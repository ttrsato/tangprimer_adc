==> flow/design.v <==
`timescale 1ns/1ps
module spi
  (
   input  wire        clk,       
   input  wire        xres,      
   input  wire        ss,        
   input  wire        sclk,      
   output wire        miso,      
   input  wire [11:0] adc_data,  
   output wire        adc_soc    
   );
  reg [2:0] ss_dly;  
  wire ss_fall = (ss_dly[2] & ~ss_dly[1]);
  always @(posedge clk, negedge xres)
    begin
      if (!xres)
        begin
          ss_dly <= 3'b0;
        end
      else
        begin
          ss_dly <= {ss_dly[1:0], ss};
        end
    end
  reg [2:0] sclk_dly;  
  wire sclk_fall = (sclk_dly[2] & ~sclk_dly[1]);
  always @(posedge clk, negedge xres)
    begin
      if (!xres)
        begin
          sclk_dly <= 3'b0;
        end
      else
        begin
          sclk_dly <= {sclk_dly[1:0], sclk};
        end
    end
  reg [3:0]  st_spi;
  assign adc_soc      = (st_spi == 4'd0 && ss_fall);
  wire   spi_load_en  = (st_spi == 4'd3 && sclk_fall);
  wire   spi_shift_en = (st_spi != 4'd3 && sclk_fall);
  always @(posedge clk, negedge xres)
    begin
      if (!xres)
        begin
          st_spi <= 4'd0;
        end
      else if (sclk_fall)
        begin
          if (st_spi == 4'd15 || ss == 1'b1)
            begin
              st_spi <= 4'd0;
            end
          else
            begin
              st_spi <= st_spi + 1'b1;
            end          
        end
    end
  reg [11:0] obuf;
  assign miso = obuf[11];
  always @(posedge clk, negedge xres)
    begin
      if (!xres)
        begin
          obuf <= 0;
        end
      else if (spi_load_en)
        begin
          obuf <= adc_data;
        end
      else if (spi_shift_en)
        begin
          obuf <= {obuf[10:0], 1'b0};
        end
    end
endmodule
* From RTL to reports: spi *
The steps from the RTL of spi to its reports follow in flow order.
Line numbers count from 1 in the design file above.
Operators carry their Yosys type and port widths (W data, S select, Z words).
Cell names lack the library's common part.
Not given: n/a

design
  top = spi
  clock port = clk
  cell library = sky130hd
  library corner = tt_025C_1v80

* After elaboration *
Yosys after proc, flatten, opt, wreduce and memory -nomap, before mapping. Memory bits, and registers merged into a memory's read port (data or address), are not among the register bits. Print and check cells are not counted. Equal cells are merged and count once.

storage and ports
  word-level cells = 21
  input port bits = 16
  flip-flop bits (word level) = 22
  output and inout port bits = 2

cells by class
  bitwise gates (word level) = 4
  multiplexer cells = 3
  equality and inequality tests = 3
  reductions and logical operators = 6
  $add $sub $neg = 1

operator list
  operator               number
  $mux W12               2
  $add A4 B1 Y4 const B  1
  $eq A4 B2 Y1 const B   1
  $ne A4 B2 Y1 const B   1
  $eq A4 B4 Y1 const B   1
  $logic_not A4 Y1       1
  $mux W4                1
  $logic_and A1 B1 Y1    3
  $and A1 B1 Y1          2
  $not A1 Y1             2
  $reduce_bool A2 Y1     1
  $logic_or A1 B1 Y1     1

* Depth *
Depth = most cells in a row (Yosys ltp): at word level without a register or memory, in the mapped netlist without a sequential cell, where the memories' decode and read muxes count.

depth
  depth in word-level cells = 5
  ABC_AREA = 0
  depth in mapped cells = 5
  gate-level depth less buffers = 4

* Mapped cells and area *
The flow's flattened synthesis, as Yosys stat reports it; memories are mapped. The netlist is that of the ABC_AREA named above (0 if unset); the other value can give another one.
The area totals of this step are shown rounded.

cell types
  type      number  area in all (um2)
  dfrtp_1   22      550.528
  a21oi_2   18      157.651
  nand2_1   16      60.058
  nor2_1    12      45.043
  a21oi_1   5       25.024
  ha_1      2       25.024
  buf_6     2       22.522
  o21ai_1   4       20.019
  nand2b_4  1       13.763
  nor3b_2   1       12.512
  inv_1     3       11.261
  buf_2     2       10.01
  nand3_1   2       10.01
  nand3_2   1       10.01
  or3b_1    1       8.758
  buf_4     1       7.507
  nand3b_1  1       7.507
  or4_1     1       7.507

Other cell types: 4; their cells: 4.

mapped netlist
  buffers = 5
  synthesis area = 1030 um2
  sequential part of the area = 551 um2
  flip-flops = 22
  cell count = 99

* Worst setup path after synthesis *
Source: OpenSTA report_checks on the synthesized netlist (no wires, ideal clock, input and output delay 20% of the period each), path of least setup slack; recovery checks are left aside. Register names are those of the netlist, which keeps one name where synthesis merged equal registers.

path post-synthesis
  path type = register to register
  from = register st_spi[0]
  to = register obuf[11]
  time at the first pin = 0 ps
  path buffers = 1
  arrival time = 1235 ps
  data required time = 1340 ps
  period = 1460 ps
  delay of the path = 1355 ps
  slack = 105 ps
  library setup time = 120 ps
  driving pins on the path = 6
  synthesis period reached = 1355 ps

"delay of the path" is the arrival time less input delay plus setup time.
"driving pins on the path": output pins that drive a net of the path, with the launching flip-flop's if there is one; two outputs of one cell count as two.
"synthesis period reached" = period - worst setup slack (recovery checks aside). The figure is calculated, with input and output delays left at 20% of the set period.
Between the ends stands the longest chain of elaborated cells between them, by number of cells; it is not shown to be the way that was timed. Of several equally long chains one is given.
A line is the first line of the expression or statement that the cell stems from. Yosys adds cells for indexed reads and writes and turns some case tables into memories.
A register here has more assigning lines than the two given.

on the way, post-synthesis
  cells stage by stage = dfrtp_1 > ha_1 > or3b_1 > buf_6 > nand2_1 > a21oi_2
  length of the longest elaborated chain = 4
  elaborated cells between the ends (all ways) = 7
  source lines of those cells = 4
  classes of those cells = eq/ne: 2; mux: 2; reduce/logical: 3

ends and longest elaborated chain, post-synthesis
  what                 line  source
  start, declared      38    reg [3:0]  st_spi;
  start, assigned      46    st_spi <= 4'd0;
  start, assigned      56    st_spi <= st_spi + 1'b1;
  $ne A4 B2 Y1         41    wire   spi_shift_en = (st_spi != 4'd3 && sclk_fall);
  $logic_and A1 B1 Y1  41
  $mux W12             72    else if (spi_shift_en)
  $mux W12             68    else if (spi_load_en)
  end, assigned        70    obuf <= adc_data;
  end, assigned        74    obuf <= {obuf[10:0], 1'b0};
  end, declared        60    reg [11:0] obuf;

* Timing after layout *
Path of least setup slack in the final report of run 1 (OpenROAD, finished layout, wires in). Where an end is a register, its clock arrival counts in the times.
The path's times are printed in steps of 10 ps; the period is the one set.

path post-layout
  path type = register to register
  from = register st_spi[1]
  to = register obuf[5]
  slack = -400 ps
  library setup time = 100 ps
  arrival time = 1680 ps
  driving pins on the path = 9
  period = 1090 ps
  time at the first pin = 290 ps
  data required time = 1280 ps
  path buffers = 4

Between the ends stands the longest chain of elaborated cells between them, by number of cells; it is not shown to be the way that was timed. Of several equally long chains one is given.
A register here has more assigning lines than the two given.

on the way, post-layout
  cells stage by stage = dfrtp_1 > buf_4 > buf_6 > ha_4 > buf_6 > nor3b_4 > buf_6 > a21oi_2 > a21oi_2
  length of the longest elaborated chain = 4
  elaborated cells between the ends (all ways) = 7
  source lines of those cells = 4
  classes of those cells = eq/ne: 2; mux: 2; reduce/logical: 3

ends and longest elaborated chain, post-layout
  what                 line  source
  start, declared      38    reg [3:0]  st_spi;
  start, assigned      46    st_spi <= 4'd0;
  start, assigned      56    st_spi <= st_spi + 1'b1;
  $ne A4 B2 Y1         41    wire   spi_shift_en = (st_spi != 4'd3 && sclk_fall);
  $logic_and A1 B1 Y1  41
  $mux W12             72    else if (spi_shift_en)
  $mux W12             68    else if (spi_load_en)
  end, assigned        70    obuf <= adc_data;
  end, assigned        74    obuf <= {obuf[10:0], 1'b0};
  end, declared        60    reg [11:0] obuf;

Memo
Re: implementation data of spi

Measured data: module spi, platform sky130hd, 2 stored runs of the flow under differing settings, order arbitrary. Input and output delays are each 20% of the period that was set; the output load is 0.01 pF.
By "achieved clock period" is meant the clock period of the run minus its worst setup slack. This is arithmetic on one report: input and output delays are still those of the set period (20% each).
"worst setup path time" is the time allowed to the run's worst setup path (the clock period less input and output delay, where it has them) less its slack. Clock arrival times count: a late capture clock shortens it, a late launch clock lengthens it.
"power": no workload was simulated; the value follows from the tool's default switching activity.
"worst setup path time" is given in steps of 10 ps.
The results are shown rounded.

Run 1
==> flow/run.sh <==
#!/bin/bash
# the make line also repeats the synthesis and layout settings of config.mk as NAME=value (left out here)
make -C /OpenROAD-flow-scripts/flow DESIGN_CONFIG=/design/flow/config.mk WORK_HOME=/design/flow/orfs CLKGATE_MAP_FILE= finish
==> flow/config.mk <==
export PLATFORM = sky130hd
export DESIGN_NAME = spi
export DESIGN_NICKNAME = spi
export VERILOG_FILES = /design/flow/design.v
export SDC_FILE = /design/flow/constraint.sdc
export NUM_CORES = 4
export LEC_CHECK = 0
export CAP_MARGIN = 20
export CORE_MARGIN = 2
export CORE_UTILIZATION = 43
export CTS_CLUSTER_DIAMETER = 287
export GPL_ROUTABILITY_DRIVEN = 0
export PLACE_DENSITY_LB_ADDON = 0.02
export SETUP_SLACK_MARGIN = -0.06
export SLEW_MARGIN = 20
==> flow/constraint.sdc <==
create_clock -name core_clock -period 1.09 [get_ports {clk}]
set_input_delay 0.2180 -clock core_clock [delete_from_list [all_inputs] [get_ports {clk}]]
set_output_delay 0.2180 -clock core_clock [all_outputs]
set_load 0.01 [all_outputs]

==> results of run 1 <==
chip area after synthesis (Yosys): 1030 um2
die area: 2800 um2
standard-cell area of the final layout: 1470 um2
utilization: 0.66
worst setup slack after layout: -404 ps
total negative slack: -5840 ps
power: 2.00 mW
achieved clock period: 1494 ps
worst setup path time: 1490 ps
worst setup path kind: register to register

Run 2
==> flow/run.sh <==
#!/bin/bash
# the make line also repeats the synthesis and layout settings of config.mk as NAME=value (left out here)
make -C /OpenROAD-flow-scripts/flow DESIGN_CONFIG=/design/flow/config.mk WORK_HOME=/design/flow/orfs CLKGATE_MAP_FILE= finish
==> flow/config.mk <==
export PLATFORM = sky130hd
export DESIGN_NAME = spi
export DESIGN_NICKNAME = spi
export VERILOG_FILES = /design/flow/design.v
export SDC_FILE = /design/flow/constraint.sdc
export NUM_CORES = 4
export LEC_CHECK = 0
export ABC_AREA = 0
export CAP_MARGIN = 0
export CELL_PAD_IN_SITES_DETAIL_PLACEMENT = 2
export CORE_ASPECT_RATIO = 1.2
export CORE_MARGIN = 3
export CORE_UTILIZATION = 23
export GPL_TIMING_DRIVEN = 0
export MAX_ROUTING_LAYER = met4
export MIN_ROUTING_LAYER = met2
export PLACE_DENSITY_LB_ADDON = 0.18
export SETUP_SLACK_MARGIN = -0.0
export SLEW_MARGIN = 40
==> flow/constraint.sdc <==
create_clock -name core_clock -period 1.69 [get_ports {clk}]
set_input_delay 0.3380 -clock core_clock [delete_from_list [all_inputs] [get_ports {clk}]]
set_output_delay 0.3380 -clock core_clock [all_outputs]
set_load 0.01 [all_outputs]

==> results of run 2 <==
chip area after synthesis (Yosys): 1030 um2
die area: 5310 um2
standard-cell area of the final layout: 1330 um2
utilization: 0.309
worst setup slack after layout: 150 ps
total negative slack: 0 ps
power: 1.32 mW
achieved clock period: 1540 ps
worst setup path time: 1200 ps
worst setup path kind: register to output
